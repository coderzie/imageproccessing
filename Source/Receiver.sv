==> flow/design.v <==
`timescale 1ns / 1ps
module Receiver (
    clk,   
    reset,   
    RxD,   
    RxData,   
    isNewData   
);
  parameter W5Frequency = 100_000_000;
  parameter baudRate = 230400;
  parameter samplingInterval = W5Frequency / baudRate;
  parameter halfSamplingInterval = samplingInterval / 2;
  input clk;
  input reset;
  input RxD;
  output reg [7:0] RxData;
  reg [31:0] state;
  reg [31:0] sequenceCounter;
  reg [ 7:0] data;
  output reg isNewData;
  always @(posedge clk) begin
    if (reset) begin
      state = 0;
      data = 0;
      sequenceCounter = 0;
      isNewData = 0;
      RxData=0;
    end else begin
      case (state)
        0: begin
          if (RxD == 0) begin
            state = 1;
          end
        end
        1: begin
          sequenceCounter = sequenceCounter + 1;
          if (sequenceCounter > halfSamplingInterval) begin
            sequenceCounter = 0;
            state = 2;
          end else begin
          end
        end
        2: begin
          sequenceCounter = sequenceCounter + 1;
          if (sequenceCounter > samplingInterval) begin
            sequenceCounter = 0;
            state = 3;
            data[0] = RxD;
          end else begin
          end
        end
        3: begin
          sequenceCounter = sequenceCounter + 1;
          if (sequenceCounter > samplingInterval) begin
            sequenceCounter = 0;
            state = 4;
            data[1] = RxD;
          end else begin
          end
        end
        4: begin
          sequenceCounter = sequenceCounter + 1;
          if (sequenceCounter > samplingInterval) begin
            sequenceCounter = 0;
            state = 5;
            data[2] = RxD;
          end else begin
          end
        end
        5: begin
          sequenceCounter = sequenceCounter + 1;
          if (sequenceCounter > samplingInterval) begin
            sequenceCounter = 0;
            state = 6;
            data[3] = RxD;
          end else begin
          end
        end
        6: begin
          sequenceCounter = sequenceCounter + 1;
          if (sequenceCounter > samplingInterval) begin
            sequenceCounter = 0;
            state = 7;
            data[4] = RxD;
          end else begin
          end
        end
        7: begin
          sequenceCounter = sequenceCounter + 1;
          if (sequenceCounter > samplingInterval) begin
            sequenceCounter = 0;
            state = 8;
            data[5] = RxD;
          end else begin
          end
        end
        8: begin
          sequenceCounter = sequenceCounter + 1;
          if (sequenceCounter > samplingInterval) begin
            sequenceCounter = 0;
            state = 9;
            data[6] = RxD;
          end else begin
          end
        end
        9: begin
          sequenceCounter = sequenceCounter + 1;
          if (sequenceCounter > samplingInterval) begin
            sequenceCounter = 0;
            state = 10;
            data[7] = RxD;
            RxData = data;
            isNewData = isNewData +1;
          end else begin
          end
        end
        10: begin
          sequenceCounter = sequenceCounter + 1;
          if (sequenceCounter > samplingInterval) begin
            sequenceCounter = 0;
            state = 0;
          end else begin
          end
        end
        default: begin
        end
      endcase
    end
  end
endmodule
# Tool chain data of Receiver
# The steps from the RTL of Receiver to its reports follow in flow order.
# Line numbers count from 1 in the design file above.
# Cell names lack the library's common part.
# A cell with - has no value.
# design
design	Receiver
clk_port	clk
library	sky130hd
corner	tt_025C_1v80

# Word-level counts
# Yosys after proc, flatten, opt, wreduce and memory -nomap, before mapping. Memory bits, and registers merged into a memory's read port (data or address), are not among the register bits. Print and check cells are not counted. Equal cells are merged and count once.
# op_classes
cmp	2
reduce_logical	13
eq_ne	21
n_mux	15
add_sub_neg	2
# op_table
operator	n
two-way mux 32 bit	13
parallel mux 32 bit (select 11 bit)	1
equality test 32 x 3 -> 1 bit with constant B	4
equality test 32 x 4 -> 1 bit with constant B	3
equality test 32 x 2 -> 1 bit with constant B	2
parallel mux 32 bit (select 2 bit)	1
adder 32 x 1 -> 32 bit with constant B	1
equality test 32 x 1 -> 1 bit with constant B	1
> comparator 32 x 8 -> 1 bit with constant B	1
> comparator 32 x 9 -> 1 bit with constant B	1
zero test 32 bit	1
inequality test 2 bit with constant B	11
AND reduction 2 bit	8
AND reduction 12 bit	1
nonzero test 11 bit	1
OR reduction 9 bit	1
nonzero test 2 bit	1
adder 1 bit with constant B	1
# bits
inputBits	3
wordCells	64
ff_bits	80

# Logic depth
# Yosys ltp: most cells in a row. Word level: on the elaborated netlist, between registers, memories and ports. Mapped: between sequential cells and ports; inverters and the memories' decode and read muxes count.
# depth
word_depth	4
abc_area	1
ltp_mapped	19
depth_no_buf	19

# Netlist
# The flow's flattened synthesis, as Yosys stat reports it; memories are mapped. The netlist is that of the ABC_AREA named above (0 if unset); the other value can give another one.
# The area totals of this step are shown rounded.
# mapped
sequential_area_um2	1180
synth_area_um2	3350
cells	545
ffs	59
# by_type
cell	n	area_total_um2
dfxtp_1	59	1.18E+03
nand2_1	178	668.141
nor2_1	75	281.52
inv_1	71	266.506
nand3_1	40	200.192
nor3_1	25	125.12
a21oi_1	19	95.091
o21ai_0	16	80.077
ha_1	4	50.048
o22ai_1	8	50.048
nor2_4	4	45.043
clkbuf_1	10	37.536
nand4_1	6	37.536
xor2_1	4	35.034
nand2_2	5	31.28
nor2_2	4	25.024
buf_6	2	22.522
nand2_4	2	22.522
# Other cell types: 11; their cells: 13.

# Worst setup path after synthesis
# Source: OpenSTA report_checks on the synthesized netlist (no wires, ideal clock, input and output delay 20% of the period each), path of least setup slack; recovery checks are left aside. Register names are those of the netlist, which keeps one name where synthesis merged equal registers.
# synth_path
kind	register to register
startpoint	register sequenceCounter[1]
endpoint	register RxData[7]
t_first_pin_ns	0.000
arrival_time_ns	1.985
n_path_buf	1
tclk_ns	4.31
delay_ns	2.101
setup_slack_ns	2.209
driving_pins	18
synth_period_reached_ns	2.101
# "delay_ns" is the arrival time less input delay plus setup time.
# "driving_pins" counts driving pins, that of a launching flip-flop among them; a cell with two outputs on the path counts twice.
# "synth_period_reached_ns" is the clock period less the worst setup slack; recovery checks do not enter. This is arithmetic on one report: input and output delays are still those of the set period (20% each).
# The rows between start and end are the longest chain of elaborated cells between them; the timing report does not say that the signal goes this way. Where chains are equally long, one stands for them.
# A line is the first line of the expression or statement that the cell stems from. Yosys adds cells for indexed reads and writes and turns some case tables into memories.
# A register here has more assigning lines than the two given.
# synth_via
cell_sequence	dfxtp_1 ha_1 nand2_1 nor2_1 nand2_1 nor2_2 buf_6 nand3_2 nand2_1 nand3_1 nor2_1 nand2_1 nor2_4 nand2_4 nand2_4 inv_4 nor2_1 nor2_1
elab_chain_len	3
cone_cells	3
# synth_lines
element	line	source
from (decl)	18	reg [31:0] sequenceCounter;
from (assign)	36	sequenceCounter = sequenceCounter + 1;
from (assign)	44	sequenceCounter = sequenceCounter + 1;
adder 32 x 1 -> 32 bit	107	sequenceCounter = sequenceCounter + 1;
> comparator 32 x 9 -> 1 bit	108	if (sequenceCounter > samplingInterval) begin
AND reduction 2 bit	-
to (assign)	27	RxData=0;
to (assign)	112	RxData = data;
to (decl)	16	output reg [7:0] RxData;

# Path in the finished layout
# From the final timing report of run 1: the path of least setup slack in the routed layout; clock arrival at registers is part of the times.
# layout_path
kind	register to register
startpoint	register sequenceCounter[1]
endpoint	register RxData[6]
n_path_buf	1
t_first_pin_ns	0.33
driving_pins	18
setup_slack_ns	2.42
arrival_time_ns	2.90
tclk_ns	5.1
# The rows between start and end are the longest chain of elaborated cells between them; the timing report does not say that the signal goes this way. Where chains are equally long, one stands for them.
# A register here has more assigning lines than the two given.
# layout_via
cell_sequence	dfxtp_1 ha_1 nand2_1 nor2_1 nand2_1 nor2_2 buf_6 nand3_2 nand2_1 nand3_1 nor2_1 nand2_1 nor2_4 nand2_4 nand2_4 inv_4 nor2_1 nor2_1
elab_chain_len	3
cone_cells	3
# layout_lines
element	line	source
from (decl)	18	reg [31:0] sequenceCounter;
from (assign)	36	sequenceCounter = sequenceCounter + 1;
from (assign)	44	sequenceCounter = sequenceCounter + 1;
adder 32 x 1 -> 32 bit	107	sequenceCounter = sequenceCounter + 1;
> comparator 32 x 9 -> 1 bit	108	if (sequenceCounter > samplingInterval) begin
AND reduction 2 bit	-
to (assign)	27	RxData=0;
to (assign)	112	RxData = data;
to (decl)	16	output reg [7:0] RxData;

# Record of 2 stored runs of the RTL-to-layout flow on Receiver, platform sky130hd. The runs are unordered. Constraints: input delay and output delay 20% of the set period each, output load 0.01 pF.
# By "timing.achieved_period_ns" is meant the clock period of the run minus its worst setup slack. This is arithmetic on one report: input and output delays are still those of the set period (20% each).
# Results are given in rounded form.
# Among the settings, . means not set for that run.
# Results: . = not shown.
run	period_ns	CORE_UTILIZATION	PLACE_DENSITY_LB_ADDON	HOLD_SLACK_MARGIN	CELL_PAD_IN_SITES_DETAIL_PLACEMENT	ABC_AREA	GPL_TIMING_DRIVEN	GPL_ROUTABILITY_DRIVEN	SLEW_MARGIN	MAX_ROUTING_LAYER	CAP_MARGIN	CORE_MARGIN	CELL_PAD_IN_SITES_GLOBAL_PLACEMENT	CTS_CLUSTER_SIZE	MIN_ROUTING_LAYER	fin_ws_ns	final_util_pct	setup_tns_ns	timing.achieved_period_ns	total_die_area_um2	yosys_chip_area_um2	timing.hold.ws_ns
run 1	5.1	27	0.15	-0.07	0	1	0	0	20	met4	20	2	.	.	.	2.42	33.1	0.000	2.678	13300	3350	0.459
run 2	3.32	48	.	.	2	0	.	0	20	.	20	2	0	50	met1	.	.	.	.	.	.	.
# Run 2: no final report: routing broke off with DPL-0033
