==> flow/design.v <==
`timescale 1ns / 1ps
module Sender (
    clk, 
    reset,
    TxD,
    doTransmit,
    TxData,
    isBusy
);
  input clk;
  input reset;
  output reg TxD;
  input doTransmit;
  input [7:0] TxData;
  output reg isBusy;
  reg [31:0] state;
  reg [31:0] sequenceCounter;
  reg [ 7:0] data;
  parameter W5Frequency = 100_000_000;
  parameter baudRate = 230400;
  parameter samplingInterval = W5Frequency / baudRate;
  parameter halfSamplingInterval = samplingInterval / 2;
  always @(posedge clk) begin
    if (reset) begin
      state = 0;
      data = 0;
      sequenceCounter = 0;
      TxD = 1;
      isBusy=0;
   end else begin
      case (state)
        0: begin
          if (doTransmit == 1) begin
            state = 2;
            data = TxData;
            isBusy = 1;
            sequenceCounter=0;
            TxD = 0; 
          end
        end
        2: begin
          sequenceCounter = sequenceCounter + 1;
          if (sequenceCounter > samplingInterval) begin
            sequenceCounter = 0;
            state = 3;
            TxD = data[0];
          end else begin
          end
        end
        3: begin
          sequenceCounter = sequenceCounter + 1;
          if (sequenceCounter > samplingInterval) begin
            sequenceCounter = 0;
            state = 4;
            TxD = data[1];
          end else begin
          end
        end
        4: begin
          sequenceCounter = sequenceCounter + 1;
          if (sequenceCounter > samplingInterval) begin
            sequenceCounter = 0;
            state = 5;
            TxD = data[2];
          end else begin
          end
        end
        5: begin
          sequenceCounter = sequenceCounter + 1;
          if (sequenceCounter > samplingInterval) begin
            sequenceCounter = 0;
            state = 6;
            TxD = data[3];
          end else begin
          end
        end
        6: begin
          sequenceCounter = sequenceCounter + 1;
          if (sequenceCounter > samplingInterval) begin
            sequenceCounter = 0;
            state = 7;
            TxD = data[4];
          end else begin
          end
        end
        7: begin
          sequenceCounter = sequenceCounter + 1;
          if (sequenceCounter > samplingInterval) begin
            sequenceCounter = 0;
            state = 8;
            TxD = data[5];
          end else begin
          end
        end
        8: begin
          sequenceCounter = sequenceCounter + 1;
          if (sequenceCounter > samplingInterval) begin
            sequenceCounter = 0;
            state = 9;
            TxD = data[6];
          end else begin
          end
        end
        9: begin
          sequenceCounter = sequenceCounter + 1;
          if (sequenceCounter > samplingInterval) begin
            sequenceCounter = 0;
            state = 10;
            TxD = data[7];
          end else begin
          end
        end
        10: begin
          sequenceCounter = sequenceCounter + 1;
          if (sequenceCounter > samplingInterval) begin
            sequenceCounter = 0;
            state = 11;
            TxD = 1;  
          end else begin
          end
        end
        11: begin
          sequenceCounter = sequenceCounter + 1;
          if (sequenceCounter > samplingInterval) begin
            sequenceCounter = 0;
            state = 0;
            isBusy = 0;
          end else begin
          end
        end
        default: begin
        end
      endcase
    end
  end
endmodule
=== Tool chain data of Sender ===
Tool output for the design above, in the order of the flow.
Line numbers count from 1 in the design file above.
Cell names lack the library's common part.
The mark - stands for no value.

* Design top: Sender
* Clock: clk
* Cell library: sky130hd
* Corner: tt_025C_1v80

=== Word-level counts ===
Counts by Yosys on the flattened word-level netlist (proc, flatten, opt, wreduce; memories kept). Register bits leave out memories and registers merged into their read ports (data or address). Print and check cells are left out. Cells with the same type and inputs are merged into one.

* Flip-flop bits (word level): 74
* Input bits: 11
* Output and inout port bits: 2
* Cells after elaboration: 68

* Add/subtract/negate cells: 1
* $lt $le $gt $ge: 1
* Equality and inequality tests: 21
* Multiplexer cells: 29
* Reduce/logical cells: 11

{| class="wikitable"
|+ Operator list
! operator !! number
|-
| two-way mux 32 bit || 13
|-
| parallel mux 32 bit (select 11 bit) || 1
|-
| == test 32 x 3 -> 1 bit with constant B || 4
|-
| == test 32 x 4 -> 1 bit with constant B || 4
|-
| == test 32 x 2 -> 1 bit with constant B || 2
|-
| parallel mux 32 bit (select 2 bit) || 1
|-
| adder 32 x 1 -> 32 bit with constant B || 1
|-
| > comparator 32 x 9 -> 1 bit with constant B || 1
|-
| logical NOT 32 bit || 1
|-
| inequality test 2 bit with constant B || 11
|-
| AND reduction 12 bit || 1
|-
| two-way mux 1 bit || 12
|-
| AND reduction 11 bit || 1
|-
| nonzero test 11 bit || 1
|-
| nonzero test 10 bit || 1
|-
| OR reduction 10 bit || 1
|-
| parallel mux 1 bit (select 10 bit) || 1
|-
| AND reduction 2 bit || 2
|-
| nonzero test 2 bit || 2
|-
| AND reduction 3 bit || 1
|-
| parallel mux 1 bit (select 2 bit) || 1
|}

=== Longest topological paths ===
Longest topological path by Yosys (ltp), each cell counted once; first at word level (registers and memories cut), then after technology mapping (sequential cells cut; the memories' decode and read muxes count).

* Depth in word-level cells: 4
* ABC_AREA: 0
* Gate-level depth with buffers: 11
* Gate-level depth less buffers: 9

=== Netlist ===
Source: synth_stat.txt of the flow (Yosys; design flattened, memories mapped). It holds for the ABC_AREA given above (unset counts as 0); a run with the other value may have another netlist.

{| class="wikitable"
|+ Cell types
! cell !! number
|-
| dfxtp_1 || 53
|-
| and2_1 || 23
|-
| mux2i_1 || 14
|-
| nand2_1 || 33
|-
| nand3_1 || 21
|-
| nor2_1 || 19
|-
| a21oi_1 || 14
|-
| nor3_1 || 14
|-
| buf_6 || 5
|-
| nand4_1 || 8
|-
| o21ai_0 || 10
|-
| nor4_1 || 7
|-
| xor2_1 || 5
|-
| a31oi_1 || 6
|-
| xnor2_1 || 4
|-
| a2111oi_4 || 1
|-
| clkbuf_8 || 2
|-
| a31o_2 || 3
|}

Other cell types: 44; their cells: 72.

* Cells in the netlist: 314
* Cell area after synthesis: 2738.9 µm²
* Sequential area: 1061.0 µm²
* Flip-flop cells: 53
* Buffer cells: 20

=== Worst setup path after synthesis ===
Source: OpenSTA report_checks on the synthesized netlist (no wires, ideal clock, input and output delay 20% of the period each), path of least setup slack; recovery checks are left aside. Register names are those of the netlist, which keeps one name where synthesis merged equal registers.

* Kind: register -> register
* Start point: register sequenceCounter[0]
* End point: register state
* Clock period: 4260 ps
* Library setup time: 128 ps
* Arrival: 2805 ps
* Data required time: 4132 ps
* Path slack: 1327 ps
* Delay of the path: 2933 ps
* Stages: 11
* Period reached after synthesis: 2933 ps

"delay of the path" = arrival - input delay + setup time.
"stages": output pins that drive a net of the path, with the launching flip-flop's if there is one; two outputs of one cell count as two.
"period reached after synthesis" = period - worst setup slack (recovery checks aside). The figure is calculated, with input and output delays left at 20% of the set period.
Where an end lacks its bit number, it is one bit of the signal, or one of the new flip-flops if synthesis recoded a state register.
A register here has more assigning lines than the two given.

* Cells stage by stage: dfxtp_1 ha_1 nand3_2 nor4_1 nand3_1 xor2_1 nand3_1 nor4_4 buf_6 mux2i_1 nor2_1

{| class="wikitable"
|+ Ends and longest elaborated chain, after synthesis
! what !! line !! RTL
|-
| start: declaration || 17 || <nowiki>reg [31:0] sequenceCounter;</nowiki>
|-
| start: assignment || 42 || <nowiki>sequenceCounter = sequenceCounter + 1;</nowiki>
|-
| start: assignment || 51 || <nowiki>sequenceCounter = sequenceCounter + 1;</nowiki>
|-
| end: assignment || 25 || <nowiki>state = 0;</nowiki>
|-
| end: assignment || 34 || <nowiki>state = 2;</nowiki>
|-
| end: declaration || 16 || <nowiki>reg [31:0] state;</nowiki>
|}

Chain of elaborated cells between the ends: none given.

=== Path in the finished layout ===
From the final timing report of stored run 2: the path of least setup slack in the routed layout; clock arrival at registers is part of the times.
The path's times are printed in steps of 10 ps; the period is the one set.

* Kind: register -> register
* Start point: register sequenceCounter[0]
* End point: register sequenceCounter[6]
* Clock period: 3850 ps
* Library setup time: 70 ps
* Arrival: 3610 ps
* Data required time: 4070 ps
* Path slack: 460 ps
* Stages: 10

Between the ends stands the longest chain of elaborated cells between them, by number of cells; it is not shown to be the way that was timed. Of several equally long chains one is given.
A line is the first line of the expression or statement that the cell stems from. Yosys adds cells for indexed reads and writes and turns some case tables into memories.
A register here has more assigning lines than the two given.

* Cells stage by stage: dfxtp_1 ha_1 nand3_2 or4_1 nor4_1 a2bb2oi_1 o2111ai_1 nor4_4 nand2_1 o211ai_1
* Length of the longest elaborated chain: 4
* Elaborated cells on any way between the ends: 4
* Those cells by class: add/sub: 1; compare: 1; mux: 2

{| class="wikitable"
|+ Ends and longest elaborated chain, post-layout
! what !! line !! RTL
|-
| start: declaration || 17 || <nowiki>reg [31:0] sequenceCounter;</nowiki>
|-
| start: assignment || 42 || <nowiki>sequenceCounter = sequenceCounter + 1;</nowiki>
|-
| start: assignment || 51 || <nowiki>sequenceCounter = sequenceCounter + 1;</nowiki>
|-
| adder 32 x 1 -> 32 bit || 51 ||
|-
| > comparator 32 x 9 -> 1 bit || 52 || <nowiki>if (sequenceCounter > samplingInterval) begin</nowiki>
|-
| two-way mux 32 bit || 52 ||
|-
| parallel mux 32 bit (select 2 bit) || 31 || <nowiki>case (state)</nowiki>
|-
| end: assignment || 42 ||
|-
| end: assignment || 51 ||
|-
| end: declaration || 17 ||
|}

Memo
Re: implementation data of Sender

Measured data: module Sender, platform sky130hd, 2 stored runs of the flow under differing settings, order arbitrary. Input and output delays are each 20% of the period that was set; the output load is 0.01 pF.
"achieved clock period": clock period set for the run, less the worst setup slack. It is reckoned from that one timing run; input and output delays stay at 20% of the period that was set.
"worst setup path time" = time allowed to the worst setup path (clock period - input delay - output delay, where it has them) - its slack; a late launch clock adds to it, a late capture clock takes from it.
"power" is the tool's figure for a default switching activity; nothing was simulated.
"worst setup path time" is given in steps of 10 ps.

Stored run 1
==> flow/run.sh <==
#!/bin/bash
# the make line also repeats the synthesis and layout settings of config.mk as NAME=value (left out here)
make -C /OpenROAD-flow-scripts/flow DESIGN_CONFIG=/design/flow/config.mk WORK_HOME=/design/flow/orfs CLKGATE_MAP_FILE= finish
==> flow/config.mk <==
export PLATFORM = sky130hd
export DESIGN_NAME = Sender
export DESIGN_NICKNAME = Sender
export VERILOG_FILES = /design/flow/design.v
export SDC_FILE = /design/flow/constraint.sdc
export NUM_CORES = 4
export LEC_CHECK = 0
export CAP_MARGIN = 30
export CELL_PAD_IN_SITES_DETAIL_PLACEMENT = 1
export CORE_ASPECT_RATIO = 1.23
export CORE_MARGIN = 2
export CORE_UTILIZATION = 66
export CTS_CLUSTER_DIAMETER = 46
export CTS_CLUSTER_SIZE = 54
export MAX_ROUTING_LAYER = met5
export PLACE_DENSITY_LB_ADDON = 0.24
export SETUP_SLACK_MARGIN = 0.22
export SLEW_MARGIN = 30
export TNS_END_PERCENT = 85
==> flow/constraint.sdc <==
create_clock -name core_clock -period 2.44 [get_ports {clk}]
set_input_delay 0.4880 -clock core_clock [delete_from_list [all_inputs] [get_ports {clk}]]
set_output_delay 0.4880 -clock core_clock [all_outputs]
set_load 0.01 [all_outputs]

==> results of stored run 1 <==
did not finish, placement stopped with DPL-0033

Stored run 2
==> flow/run.sh <==
#!/bin/bash
# the make line also repeats the synthesis and layout settings of config.mk as NAME=value (left out here)
make -C /OpenROAD-flow-scripts/flow DESIGN_CONFIG=/design/flow/config.mk WORK_HOME=/design/flow/orfs CLKGATE_MAP_FILE= finish
==> flow/config.mk <==
export PLATFORM = sky130hd
export DESIGN_NAME = Sender
export DESIGN_NICKNAME = Sender
export VERILOG_FILES = /design/flow/design.v
export SDC_FILE = /design/flow/constraint.sdc
export NUM_CORES = 4
export LEC_CHECK = 0
export CAP_MARGIN = 10
export CELL_PAD_IN_SITES_GLOBAL_PLACEMENT = 3
export CORE_ASPECT_RATIO = 0.78
export CORE_MARGIN = 2
export CORE_UTILIZATION = 23
export GPL_TIMING_DRIVEN = 0
export PLACE_DENSITY_LB_ADDON = 0.17
export SLEW_MARGIN = 20
export TNS_END_PERCENT = 10
==> flow/constraint.sdc <==
create_clock -name core_clock -period 3.85 [get_ports {clk}]
set_input_delay 0.7700 -clock core_clock [delete_from_list [all_inputs] [get_ports {clk}]]
set_output_delay 0.7700 -clock core_clock [all_outputs]
set_load 0.01 [all_outputs]

==> results of stored run 2 <==
chip area after synthesis (Yosys): 2738.9 µm²
die area: 12803.8 µm²
standard-cell area of the final layout: 3208.1 µm²
worst setup slack after layout: 461 ps
total negative slack: 0 ps
worst hold slack: 460 ps
power: 1.142 mW
achieved clock period: 3389 ps
worst setup path time: 3390 ps
worst setup path kind: register -> register
