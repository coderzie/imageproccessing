==> flow/design.v <==
`timescale 1ns / 1ps
parameter norm_width = 21;
module Normalization(A, out, clk ,reset,stall);
    input clk;
    input reset;
    input stall;
    input logic signed  [norm_width:0]A;
    output logic signed [norm_width+8:0]out;  
    integer signed max=1530;
    integer signed min=-510;
    logic signed [norm_width+8:0]temp;
    logic signed [norm_width+8:0]temp_out;
    always_ff@(posedge clk)begin
        if(reset) temp=0;
        else begin
        if(stall) temp=temp;
        else begin
            temp = 255*(A - min); 
            end  
        end 
    end
    always_ff@(posedge clk)begin
        if(reset) temp_out=0;
        else begin
        if(stall) temp_out=temp_out;
        else temp_out = temp /(max-min);
        end
    end
    assign   out = temp_out;
endmodule
## From RTL to reports: Normalization

Tool output for the design above, in the order of the flow.
Lines are those of the file above, counted from 1.
The mark - stands for no value.

| design | value |
|---|---|
| design top | Normalization |
| clock | clk |
| cell library | sky130hd |
| timing corner | tt_025C_1v80 |

## After elaboration

Counts by Yosys on the flattened word-level netlist (proc, flatten, opt, wreduce; memories kept). Register bits leave out memories and registers merged into their read ports (data or address); mux counts leave out enables and synchronous resets folded into registers. Print and check cells are left out. Cells with the same type and inputs are merged into one.

| bit counts | value |
|---|---|
| word-level cells | 5 |
| flip-flop bits (word level) | 60 |

| operators by class | value |
|---|---|
| $add $sub $neg | 1 |
| div/mod/pow operators | 1 |
| multiply operators | 1 |

Operators with widths:

| operator | number |
|---|---|
| divider 30 x 12 -> 32 bit (second input constant) | 1 |
| multiplier 9 x 23 -> 30 bit (first input constant) | 1 |
| subtractor 22 x 10 -> 23 bit (second input constant) | 1 |

## Depth

Longest topological path by Yosys (ltp), each cell counted once; first at word level (registers and memories cut), then after technology mapping (sequential cells cut; the memories' decode and read muxes count).

| logic depth | value |
|---|---|
| depth in word-level cells | 2 |
| ABC_AREA | 0 |
| gate-level depth with buffers | 61 |
| depth with buffers taken out | 48 |

## Mapped cells and area

Yosys stat after the flow's synthesis: flattened, memories mapped to cells. It holds for the ABC_AREA given above (unset counts as 0); a run with the other value may have another netlist.

Cells by type:

| cell | number |
|---|---|
| sky130_fd_sc_hd__fa_1 | 105 |
| sky130_fd_sc_hd__dfxtp_1 | 60 |
| sky130_fd_sc_hd__xnor2_1 | 86 |
| sky130_fd_sc_hd__inv_1 | 200 |
| sky130_fd_sc_hd__ha_1 | 59 |
| sky130_fd_sc_hd__a21oi_1 | 108 |
| sky130_fd_sc_hd__nand2_1 | 132 |
| sky130_fd_sc_hd__nor2_1 | 128 |
| sky130_fd_sc_hd__xor2_1 | 44 |
| sky130_fd_sc_hd__nor3_1 | 62 |
| sky130_fd_sc_hd__o21ai_0 | 55 |
| sky130_fd_sc_hd__nand3_1 | 52 |
| sky130_fd_sc_hd__mux2i_1 | 22 |
| sky130_fd_sc_hd__a211oi_1 | 27 |
| sky130_fd_sc_hd__o21bai_1 | 24 |
| sky130_fd_sc_hd__a31oi_1 | 27 |
| sky130_fd_sc_hd__o211ai_1 | 22 |
| sky130_fd_sc_hd__o21a_1 | 20 |

Other cell types: 96; their cells: 492.

| synthesis totals | value |
|---|---|
| sequential area | 1201.2 µm² |
| standard cells after synthesis | 1725 |
| mapped flip-flops | 60 |
| synthesis area | 13299.0 µm² |

## Timing after synthesis

Source: OpenSTA report_checks on the synthesized netlist (no wires, ideal clock, input and output delay 20% of the period each), path of least setup slack; recovery checks are left aside. Register names are those of the netlist, which keeps one name where synthesis merged equal registers.

| timing path after synthesis | value |
|---|---|
| path kind | reg-to-reg |
| start point | register temp[16] |
| end point | register temp_out[20] |
| setup time | 0.134 ns |
| clock period | 14.6 ns |
| path delay | 13.272 ns |
| path buffers | 9 |
| data arrival time | 13.138 ns |
| slack | 1.328 ns |
| stages on the path | 54 |
| launch time at the first pin | 0.000 ns |
| synthesis period reached | 13.272 ns |

"path delay" is the arrival time less input delay plus setup time.
"stages on the path": output pins that drive a net of the path, with the launching flip-flop's if there is one; two outputs of one cell count as two.
"synthesis period reached" is the clock period less the worst setup slack; recovery checks do not enter. This is arithmetic on one report: input and output delays are still those of the set period (20% each).
The rows between start and end are the longest chain of elaborated cells between them; the timing report does not say that the signal goes this way. Where chains are equally long, one stands for them.
A line is the first line of the expression or statement that the cell stems from. Yosys adds cells for indexed reads and writes and turns some case tables into memories.
A register here has more assigning lines than the two given.

| on the way, after synthesis | value |
|---|---|
| cell sequence | sky130_fd_sc_hd__dfxtp_1 sky130_fd_sc_hd__clkbuf_1 sky130_fd_sc_hd__or4_1 sky130_fd_sc_hd__or4_1 sky130_fd_sc_hd__clkbuf_1 sky130_fd_sc_hd__o31a_1 sky130_fd_sc_hd__o32ai_2 sky130_fd_sc_hd__o211a_1 sky130_fd_sc_hd__buf_2 sky130_fd_sc_hd__mux2i_1 sky130_fd_sc_hd__nand2_1 sky130_fd_sc_hd__clkbuf_1 sky130_fd_sc_hd__a211o_1 sky130_fd_sc_hd__o2bb2ai_1 sky130_fd_sc_hd__a211oi_4 sky130_fd_sc_hd__xor2_2 sky130_fd_sc_hd__nor3_2 sky130_fd_sc_hd__buf_4 (+18 left out) sky130_fd_sc_hd__xor2_1 sky130_fd_sc_hd__buf_6 sky130_fd_sc_hd__o41ai_2 sky130_fd_sc_hd__nand2_2 sky130_fd_sc_hd__o31a_1 sky130_fd_sc_hd__buf_2 sky130_fd_sc_hd__o311a_1 sky130_fd_sc_hd__o211a_2 sky130_fd_sc_hd__and2_1 sky130_fd_sc_hd__a211oi_2 sky130_fd_sc_hd__o2111a_1 sky130_fd_sc_hd__a21oi_1 sky130_fd_sc_hd__a2bb2oi_1 sky130_fd_sc_hd__nor2_1 sky130_fd_sc_hd__ha_1 sky130_fd_sc_hd__nand4_1 sky130_fd_sc_hd__o31ai_2 sky130_fd_sc_hd__a21oi_1 |
| cells in the longest elaborated chain | 1 |
| elaborated cells on any way between the ends | 1 |
| RTL lines with such cells | 1 |
| classes of those cells | 1 x div |

Ends and longest elaborated chain, after synthesis:

| item | RTL line | text |
|---|---|---|
| start, declared | 11 | `logic signed [norm_width+8:0]temp;` |
| start, assigned | 16 | `if(stall) temp=temp;` |
| start, assigned | 18 | `temp = 255*(A - min);` |
| divider 30 x 12 -> 32 bit | 26 | `else temp_out = temp /(max-min);` |
| end, assigned | 25 | `if(stall) temp_out=temp_out;` |
| end, assigned | 26 |  |
| end, declared | 12 | `logic signed [norm_width+8:0]temp_out;` |

## Path in the finished layout

Path of least setup slack in the final report of run 1 (OpenROAD, finished layout, wires in). Where an end is a register, its clock arrival counts in the times.

| timing path after layout | value |
|---|---|
| path kind | reg-to-reg |
| start point | register temp[11] |
| end point | register temp_out[22] |
| slack | 4.66 ns |
| setup time | 0.14 ns |
| stages on the path | 46 |
| data arrival time | 16.93 ns |
| clock period | 21.4 ns |
| launch time at the first pin | 0.33 ns |
| path buffers | 0 |

The rows between start and end are the longest chain of elaborated cells between them; the timing report does not say that the signal goes this way. Where chains are equally long, one stands for them.
A register here has more assigning lines than the two given.

| on the way, after layout | value |
|---|---|
| cell sequence | sky130_fd_sc_hd__dfxtp_1 sky130_fd_sc_hd__or4_1 sky130_fd_sc_hd__or4_1 sky130_fd_sc_hd__o41ai_2 sky130_fd_sc_hd__xor2_1 sky130_fd_sc_hd__o21a_1 sky130_fd_sc_hd__a2bb2oi_1 sky130_fd_sc_hd__and4_1 sky130_fd_sc_hd__a22oi_1 sky130_fd_sc_hd__nor4_1 sky130_fd_sc_hd__and3_1 sky130_fd_sc_hd__o211ai_1 sky130_fd_sc_hd__nor3_2 sky130_fd_sc_hd__nor2_2 sky130_fd_sc_hd__or4_1 sky130_fd_sc_hd__a31oi_1 sky130_fd_sc_hd__nor2_1 sky130_fd_sc_hd__or4_1 (+10 left out) sky130_fd_sc_hd__or3_1 sky130_fd_sc_hd__a31o_1 sky130_fd_sc_hd__xor2_1 sky130_fd_sc_hd__or3_1 sky130_fd_sc_hd__and2_0 sky130_fd_sc_hd__a211oi_1 sky130_fd_sc_hd__a211oi_2 sky130_fd_sc_hd__and4_1 sky130_fd_sc_hd__mux2i_4 sky130_fd_sc_hd__xnor2_1 sky130_fd_sc_hd__and3_1 sky130_fd_sc_hd__a21oi_1 sky130_fd_sc_hd__a2bb2oi_1 sky130_fd_sc_hd__nor2_1 sky130_fd_sc_hd__ha_1 sky130_fd_sc_hd__nand4_1 sky130_fd_sc_hd__o31ai_2 sky130_fd_sc_hd__a21oi_1 |
| cells in the longest elaborated chain | 1 |
| elaborated cells on any way between the ends | 1 |
| RTL lines with such cells | 1 |
| classes of those cells | 1 x div |

Ends and longest elaborated chain, after layout:

| item | RTL line | text |
|---|---|---|
| start, declared | 11 | `logic signed [norm_width+8:0]temp;` |
| start, assigned | 16 | `if(stall) temp=temp;` |
| start, assigned | 18 | `temp = 255*(A - min);` |
| divider 30 x 12 -> 32 bit | 26 | `else temp_out = temp /(max-min);` |
| end, assigned | 25 | `if(stall) temp_out=temp_out;` |
| end, assigned | 26 |  |
| end, declared | 12 | `logic signed [norm_width+8:0]temp_out;` |

Memo
Re: implementation data of Normalization

Below are 2 stored runs of the flow (Yosys, OpenROAD; platform sky130hd) on Normalization, each with its settings and what was measured, unordered. Constraints: input delay and output delay 20% of the set period each, output load 0.01 pF.
"clock period reached" means the clock period less the worst setup slack. The figure is calculated, with input and output delays left at 20% of the set period.
"worst setup path time": the worst setup path's part of the clock period (all of it between registers, 20% less for each end at a port) less its slack. A launch clock that arrives late makes it longer, a capture clock that arrives late makes it shorter.

#### Run 1

| setting | value |
|---|---|
| period_ns | `21.4` |
| CORE_UTILIZATION | `55` |
| PLACE_DENSITY_LB_ADDON | `0.21` |
| CORE_MARGIN | `9` |
| CELL_PAD_IN_SITES_GLOBAL_PLACEMENT | `1` |
| TNS_END_PERCENT | `75` |
| GPL_TIMING_DRIVEN | `1` |
| CTS_CLUSTER_SIZE | `21` |
| MIN_ROUTING_LAYER | `met1` |
| CAP_MARGIN | `20` |
| SLEW_MARGIN | `20` |

| result | value |
|---|---|
| die outline area | 30102.2 µm² |
| chip area in the Yosys report | 13299.0 µm² |
| post-layout utilization | 60.5% |
| clock period reached | 16.740 ns |
| worst hold slack in the final report | 0.453 ns |
| worst setup path time | 16.74 ns |
| class of the worst setup path | reg-to-reg |
| total negative slack | 0.000 ns |
| standard-cell area after routing | 14281.2 µm² |
| setup slack of the worst path | 4.660 ns |

#### Run 2

| setting | value |
|---|---|
| period_ns | `11.5` |
| CORE_UTILIZATION | `17` |
| SETUP_SLACK_MARGIN | `1.52` |
| PLACE_DENSITY_LB_ADDON | `0.16` |
| CELL_PAD_IN_SITES_DETAIL_PLACEMENT | `1` |
| TNS_END_PERCENT | `10` |
| MIN_ROUTING_LAYER | `met1` |
| CAP_MARGIN | `20` |
| CORE_MARGIN | `2` |
| SLEW_MARGIN | `20` |

| result | value |
|---|---|
| die outline area | 80482.9 µm² |
| chip area in the Yosys report | 13299.0 µm² |
| post-layout utilization | 27.5% |
| clock period reached | 13.255 ns |
| worst hold slack in the final report | 0.453 ns |
| worst setup path time | 13.25 ns |
| class of the worst setup path | reg-to-reg |
| total negative slack | -43.700 ns |
| standard-cell area after routing | 21276.7 µm² |
| setup slack of the worst path | -1.755 ns |
